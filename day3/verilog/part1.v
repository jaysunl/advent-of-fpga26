==> flow/design.v <==
module part1 (
    clear,
    clock,
    digit,
    digit_valid,
    end_of_line,
    total,
    line_result
);
    input clear;
    input clock;
    input [3:0] digit;
    input digit_valid;
    input end_of_line;
    output [31:0] total;
    output [7:0] line_result;
    wire [31:0] _42;
    wire [7:0] _17;
    wire [3:0] _33;
    wire [7:0] _34;
    wire [7:0] _30;
    wire vdd;
    wire _3;
    wire _5;
    wire [3:0] _7;
    wire _23;
    wire [3:0] _24;
    wire [3:0] _25;
    wire [3:0] _27;
    wire [3:0] _8;
    reg [3:0] _22;
    wire [7:0] _29;
    wire [15:0] _31;
    wire [7:0] _32;
    wire [7:0] _35;
    wire _36;
    wire _10;
    wire _37;
    wire [7:0] _38;
    wire _12;
    wire [7:0] _40;
    wire [7:0] _13;
    reg [7:0] _19;
    wire [23:0] _44;
    wire [31:0] _45;
    wire [31:0] _46;
    wire [31:0] _14;
    reg [31:0] _43;
    assign _42 = 32'b00000000000000000000000000000000;
    assign _17 = 8'b00000000;
    assign _33 = 4'b0000;
    assign _34 = { _33,
                   _7 };
    assign _30 = 8'b00001010;
    assign vdd = 1'b1;
    assign _3 = clear;
    assign _5 = clock;
    assign _7 = digit;
    assign _23 = _22 < _7;
    assign _24 = _23 ? _7 : _22;
    assign _25 = _10 ? _24 : _22;
    assign _27 = _12 ? _33 : _25;
    assign _8 = _27;
    always @(posedge _5) begin
        if (_3)
            _22 <= _33;
        else
            _22 <= _8;
    end
    assign _29 = { _33,
                   _22 };
    assign _31 = _29 * _30;
    assign _32 = _31[7:0];
    assign _35 = _32 + _34;
    assign _36 = _19 < _35;
    assign _10 = digit_valid;
    assign _37 = _10 & _36;
    assign _38 = _37 ? _35 : _19;
    assign _12 = end_of_line;
    assign _40 = _12 ? _17 : _38;
    assign _13 = _40;
    always @(posedge _5) begin
        if (_3)
            _19 <= _17;
        else
            _19 <= _13;
    end
    assign _44 = 24'b000000000000000000000000;
    assign _45 = { _44,
                   _19 };
    assign _46 = _43 + _45;
    assign _14 = _46;
    always @(posedge _5) begin
        if (_3)
            _43 <= _42;
        else
            if (_12)
                _43 <= _14;
    end
    assign total = _43;
    assign line_result = _19;
endmodule
# --- Reports on part1 ---
# What the tools print for part1, step after step.
# Line numbers count from 1 in the design file above.
design:
  design: "part1"
  clock_port: "clock"
  library: "sky130hd"
  lib_corner: "tt_025C_1v80"

# --- Elaborated design ---
# Yosys after proc, flatten, opt, wreduce and memory -nomap, before mapping. Enables and synchronous resets that opt folds into registers are not counted as muxes. Memory bits, and registers merged into a memory's read port (data or address), are not among the register bits. Print and check cells are not counted. Equal cells are merged and count once.
word_totals:
  elab_cells: 11
  in_bits: 8
  ram_bits: 0
  ff_bits: 44
  n_memories: 0
  romBits: 0
  latch_bits: 0
  out_inout_bits: 40
  clocked_rd_ports_x_width: 0
classes:
  mux: 0
  add_sub_neg: 2
  shifts: 0
  n_div: 0
  mul: 1
  cmp: 2
  reduce_and_logical: 2
  eq_ne: 0
  logic: 1
op_table:
  columns: ["operator", "count"]
  rows:
  - ["adder 32 x 8 -> 32 bit", 1]
  - ["multiplier 4 x 3 -> 7 bit with constant B", 1]
  - ["adder 8 x 4 -> 8 bit", 1]
  - ["< comparator 8 bit", 1]
  - ["< comparator 4 bit", 1]
  - ["AND reduction 2 bit", 1]
  - ["OR reduction 2 bit", 1]
  - ["bitwise AND 1 bit", 1]

# --- Logic depth ---
# Yosys ltp: most cells in a row. Word level: on the elaborated netlist, between registers, memories and ports. Mapped: between sequential cells and ports; inverters and the memories' decode and read muxes count.
depth:
  depth_word: 4
  ABC_AREA: 0
  ltp_mapped: 13

# --- Mapped cells and area ---
# Source: synth_stat.txt of the flow (Yosys; design flattened, memories mapped). It holds for the ABC_AREA given above (unset counts as 0); a run with the other value may have another netlist.
by_type:
  columns: ["cell_type", "count", "area_total_um2"]
  rows:
  - ["sky130_fd_sc_hd__dfxtp_1", 44, 880.845]
  - ["sky130_fd_sc_hd__ha_1", 25, 312.8]
  - ["sky130_fd_sc_hd__nor2_1", 47, 176.419]
  - ["sky130_fd_sc_hd__mux2i_1", 15, 150.144]
  - ["sky130_fd_sc_hd__xor2_1", 17, 148.893]
  - ["sky130_fd_sc_hd__xnor2_1", 12, 105.101]
  - ["sky130_fd_sc_hd__nand2_1", 17, 63.811]
  - ["sky130_fd_sc_hd__a21o_1", 8, 60.058]
  - ["sky130_fd_sc_hd__fa_1", 3, 60.058]
  - ["sky130_fd_sc_hd__inv_1", 14, 52.55]
  - ["sky130_fd_sc_hd__o2111ai_1", 6, 52.55]
  - ["sky130_fd_sc_hd__a21oi_1", 10, 50.048]
  - ["sky130_fd_sc_hd__a211oi_1", 6, 45.043]
  - ["sky130_fd_sc_hd__nand2b_1", 7, 43.792]
  - ["sky130_fd_sc_hd__nand3_1", 7, 35.034]
  - ["sky130_fd_sc_hd__o21ai_0", 7, 35.034]
  - ["sky130_fd_sc_hd__and3_1", 5, 31.28]
  - ["sky130_fd_sc_hd__clkbuf_8", 2, 27.526]
# Other cell types: 33; their cells: 47.
mapped:
  area_um2: 2692.6
  cells: 299
  seq_area_um2: 880.8
  n_buf: 8
  ff_cells: 44

# --- Worst setup path after synthesis ---
# OpenSTA on the mapped netlist: ideal clock, no wires. The path of least setup slack (recovery checks aside). Input and output delay are each 20% of the period. Register names are those of the netlist, which keeps one name where synthesis merged equal registers.
synth_timing:
  kind: "in2reg"
  from: "input port digit[1]"
  to: "register _19[0]"
  setup_slack_ps: 237
  clock_period_ps: 3670
  arrival_ps: 3306
  path_stages: 13
  n_path_buf: 1
  launch_ps: 734
  delay_ps: 2700
  synth_period_reached_ps: 3433
# "delay_ps" is the arrival time less input delay plus setup time.
# "path_stages": output pins that drive a net of the path, with the launching flip-flop's if there is one; two outputs of one cell count as two.
# "synth_period_reached_ps" is the clock period less the worst setup slack; recovery checks do not enter. This is arithmetic on one report: input and output delays are still those of the set period (20% each).
# The rows between start and end are the longest chain of elaborated cells between them; the timing report does not say that the signal goes this way. Where chains are equally long, one stands for them.
# A line is the first line of the expression or statement that the cell stems from. Yosys adds cells for indexed reads and writes and turns some case tables into memories.
synth_via:
  cell_sequence: "sky130_fd_sc_hd__ha_1 sky130_fd_sc_hd__fa_1 sky130_fd_sc_hd__a21o_1 sky130_fd_sc_hd__nand3_1 sky130_fd_sc_hd__mux2i_1 sky130_fd_sc_hd__a22oi_1 sky130_fd_sc_hd__ha_1 sky130_fd_sc_hd__and3_1 sky130_fd_sc_hd__a221o_1 sky130_fd_sc_hd__a31oi_1 sky130_fd_sc_hd__buf_2 sky130_fd_sc_hd__mux2i_1 sky130_fd_sc_hd__nor2_1"
  elab_chain_cells: 3
  cone_cells: 3
  lines_between: 3
  classes_between: "1 x add/sub; 1 x compare; 1 x logic"
synth_lines:
  columns: ["item", "line", "text"]
  rows:
  - ["start: declaration", 12, "input [3:0] digit;"]
  - ["adder 8 x 4 -> 8 bit", 74, "assign _35 = _32 + _34;"]
  - ["< comparator 8 bit", 75, "assign _36 = _19 < _35;"]
  - ["bitwise AND 1 bit", 77, "assign _37 = _10 & _36;"]
  - ["end: assignment", 84, "_19 <= _17;"]
  - ["end: assignment", 86, "_19 <= _13;"]
  - ["end: declaration", 43, "reg [7:0] _19;"]

# --- Worst path after layout ---
# Path of least setup slack in the final report of entry A (OpenROAD, finished layout, wires in). Where an end is a register, its clock arrival counts in the times.
# The report prints the path's times to 10 ps; the period is as set.
layout_timing:
  kind: "in2reg"
  from: "input port digit[1]"
  to: "register _19[1]"
  arrival_ps: 4420
  n_path_buf: 2
  path_stages: 14
  clock_period_ps: 5370
  launch_ps: 1070
  setup_slack_ps: 1140
# The rows between start and end are the longest chain of elaborated cells between them; the timing report does not say that the signal goes this way. Where chains are equally long, one stands for them.
layout_via:
  cell_sequence: "sky130_fd_sc_hd__clkdlybuf4s50_1 sky130_fd_sc_hd__ha_1 sky130_fd_sc_hd__fa_1 sky130_fd_sc_hd__a21o_1 sky130_fd_sc_hd__nand3_1 sky130_fd_sc_hd__mux2i_1 sky130_fd_sc_hd__a22oi_1 sky130_fd_sc_hd__ha_1 sky130_fd_sc_hd__and3_1 sky130_fd_sc_hd__a221o_1 sky130_fd_sc_hd__a31oi_2 sky130_fd_sc_hd__buf_4 sky130_fd_sc_hd__mux2i_1 sky130_fd_sc_hd__nor2_1"
  elab_chain_cells: 3
  cone_cells: 3
  lines_between: 3
  classes_between: "1 x add/sub; 1 x compare; 1 x logic"
layout_lines:
  columns: ["item", "line", "text"]
  rows:
  - ["start: declaration", 12, "input [3:0] digit;"]
  - ["adder 8 x 4 -> 8 bit", 74, "assign _35 = _32 + _34;"]
  - ["< comparator 8 bit", 75, "assign _36 = _19 < _35;"]
  - ["bitwise AND 1 bit", 77, "assign _37 = _10 & _36;"]
  - ["end: assignment", 84, "_19 <= _17;"]
  - ["end: assignment", 86, "_19 <= _13;"]
  - ["end: declaration", 43, "reg [7:0] _19;"]

Data sheet: physical implementation of part1

part1 through Yosys and OpenROAD on sky130hd: 2 stored runs, unordered, with their settings and measured results. The constraints put input and output delay at 20% of the set period each and load the outputs with 0.01 pF.
"period_less_ws_ps" = clock period - worst setup slack. The figure is calculated, with input and output delays left at 20% of the set period.
"timing.worst_path_ps" is the time allowed to the run's worst setup path (the clock period less input and output delay, where it has them) less its slack. Clock arrival times count: a late capture clock shortens it, a late launch clock lengthens it.
"design_power_mw" is the tool's figure for a default switching activity; nothing was simulated.
"timing.worst_path_ps" is given in steps of 10 ps.

--- entry A ---
==> flow/run.sh <==
#!/bin/bash
# the make line also repeats the synthesis and layout settings of config.mk as NAME=value (left out here)
make -C /OpenROAD-flow-scripts/flow DESIGN_CONFIG=/design/flow/config.mk WORK_HOME=/design/flow/orfs CLKGATE_MAP_FILE= finish
==> flow/config.mk <==
export PLATFORM = sky130hd
export DESIGN_NAME = part1
export DESIGN_NICKNAME = part1
export VERILOG_FILES = /design/flow/design.v
export SDC_FILE = /design/flow/constraint.sdc
export NUM_CORES = 4
export LEC_CHECK = 0
export CAP_MARGIN = 20
export CORE_MARGIN = 2
export CORE_UTILIZATION = 29
export GPL_ROUTABILITY_DRIVEN = 0
export GPL_TIMING_DRIVEN = 1
export MAX_ROUTING_LAYER = met5
export PLACE_DENSITY_LB_ADDON = 0.02
export SETUP_SLACK_MARGIN = 0.78
export SLEW_MARGIN = 20
==> flow/constraint.sdc <==
create_clock -name core_clock -period 5.37 [get_ports {clock}]
set_input_delay 1.0740 -clock core_clock [delete_from_list [all_inputs] [get_ports {clock}]]
set_output_delay 1.0740 -clock core_clock [all_outputs]
set_load 0.01 [all_outputs]

==> results, as YAML <==
results:
  ys_area_um2: 2692.6
  timing.worst_path_ps: 3150
  path_kind: "in2reg"
  final_hold_ws_ps: 524
  post_route_util_pct: 37.0
  tns_ps: 0
  dieArea_um2: 10071.1
  period_less_ws_ps: 4227
  design_power_mw: 0.6964
  setup_worst_slack_ps: 1143
  layout_stdcell_area_um2: 3374.5

--- entry B ---
==> flow/run.sh <==
#!/bin/bash
# the make line also repeats the synthesis and layout settings of config.mk as NAME=value (left out here)
make -C /OpenROAD-flow-scripts/flow DESIGN_CONFIG=/design/flow/config.mk WORK_HOME=/design/flow/orfs CLKGATE_MAP_FILE= finish
==> flow/config.mk <==
export PLATFORM = sky130hd
export DESIGN_NAME = part1
export DESIGN_NICKNAME = part1
export VERILOG_FILES = /design/flow/design.v
export SDC_FILE = /design/flow/constraint.sdc
export NUM_CORES = 4
export LEC_CHECK = 0
export ABC_AREA = 1
export CAP_MARGIN = 20
export CELL_PAD_IN_SITES_GLOBAL_PLACEMENT = 2
export CORE_MARGIN = 2
export CORE_UTILIZATION = 48
export CTS_CLUSTER_SIZE = 46
export GPL_ROUTABILITY_DRIVEN = 1
export MAX_ROUTING_LAYER = met5
export MIN_ROUTING_LAYER = met2
export PLACE_DENSITY_LB_ADDON = 0.18
export SETUP_SLACK_MARGIN = 0.12
export SLEW_MARGIN = 15
==> flow/constraint.sdc <==
create_clock -name core_clock -period 3.69 [get_ports {clock}]
set_input_delay 0.7380 -clock core_clock [delete_from_list [all_inputs] [get_ports {clock}]]
set_output_delay 0.7380 -clock core_clock [all_outputs]
set_load 0.01 [all_outputs]

==> results, as YAML <==
outcome: "stopped before the end: placement reported FLW-0024"
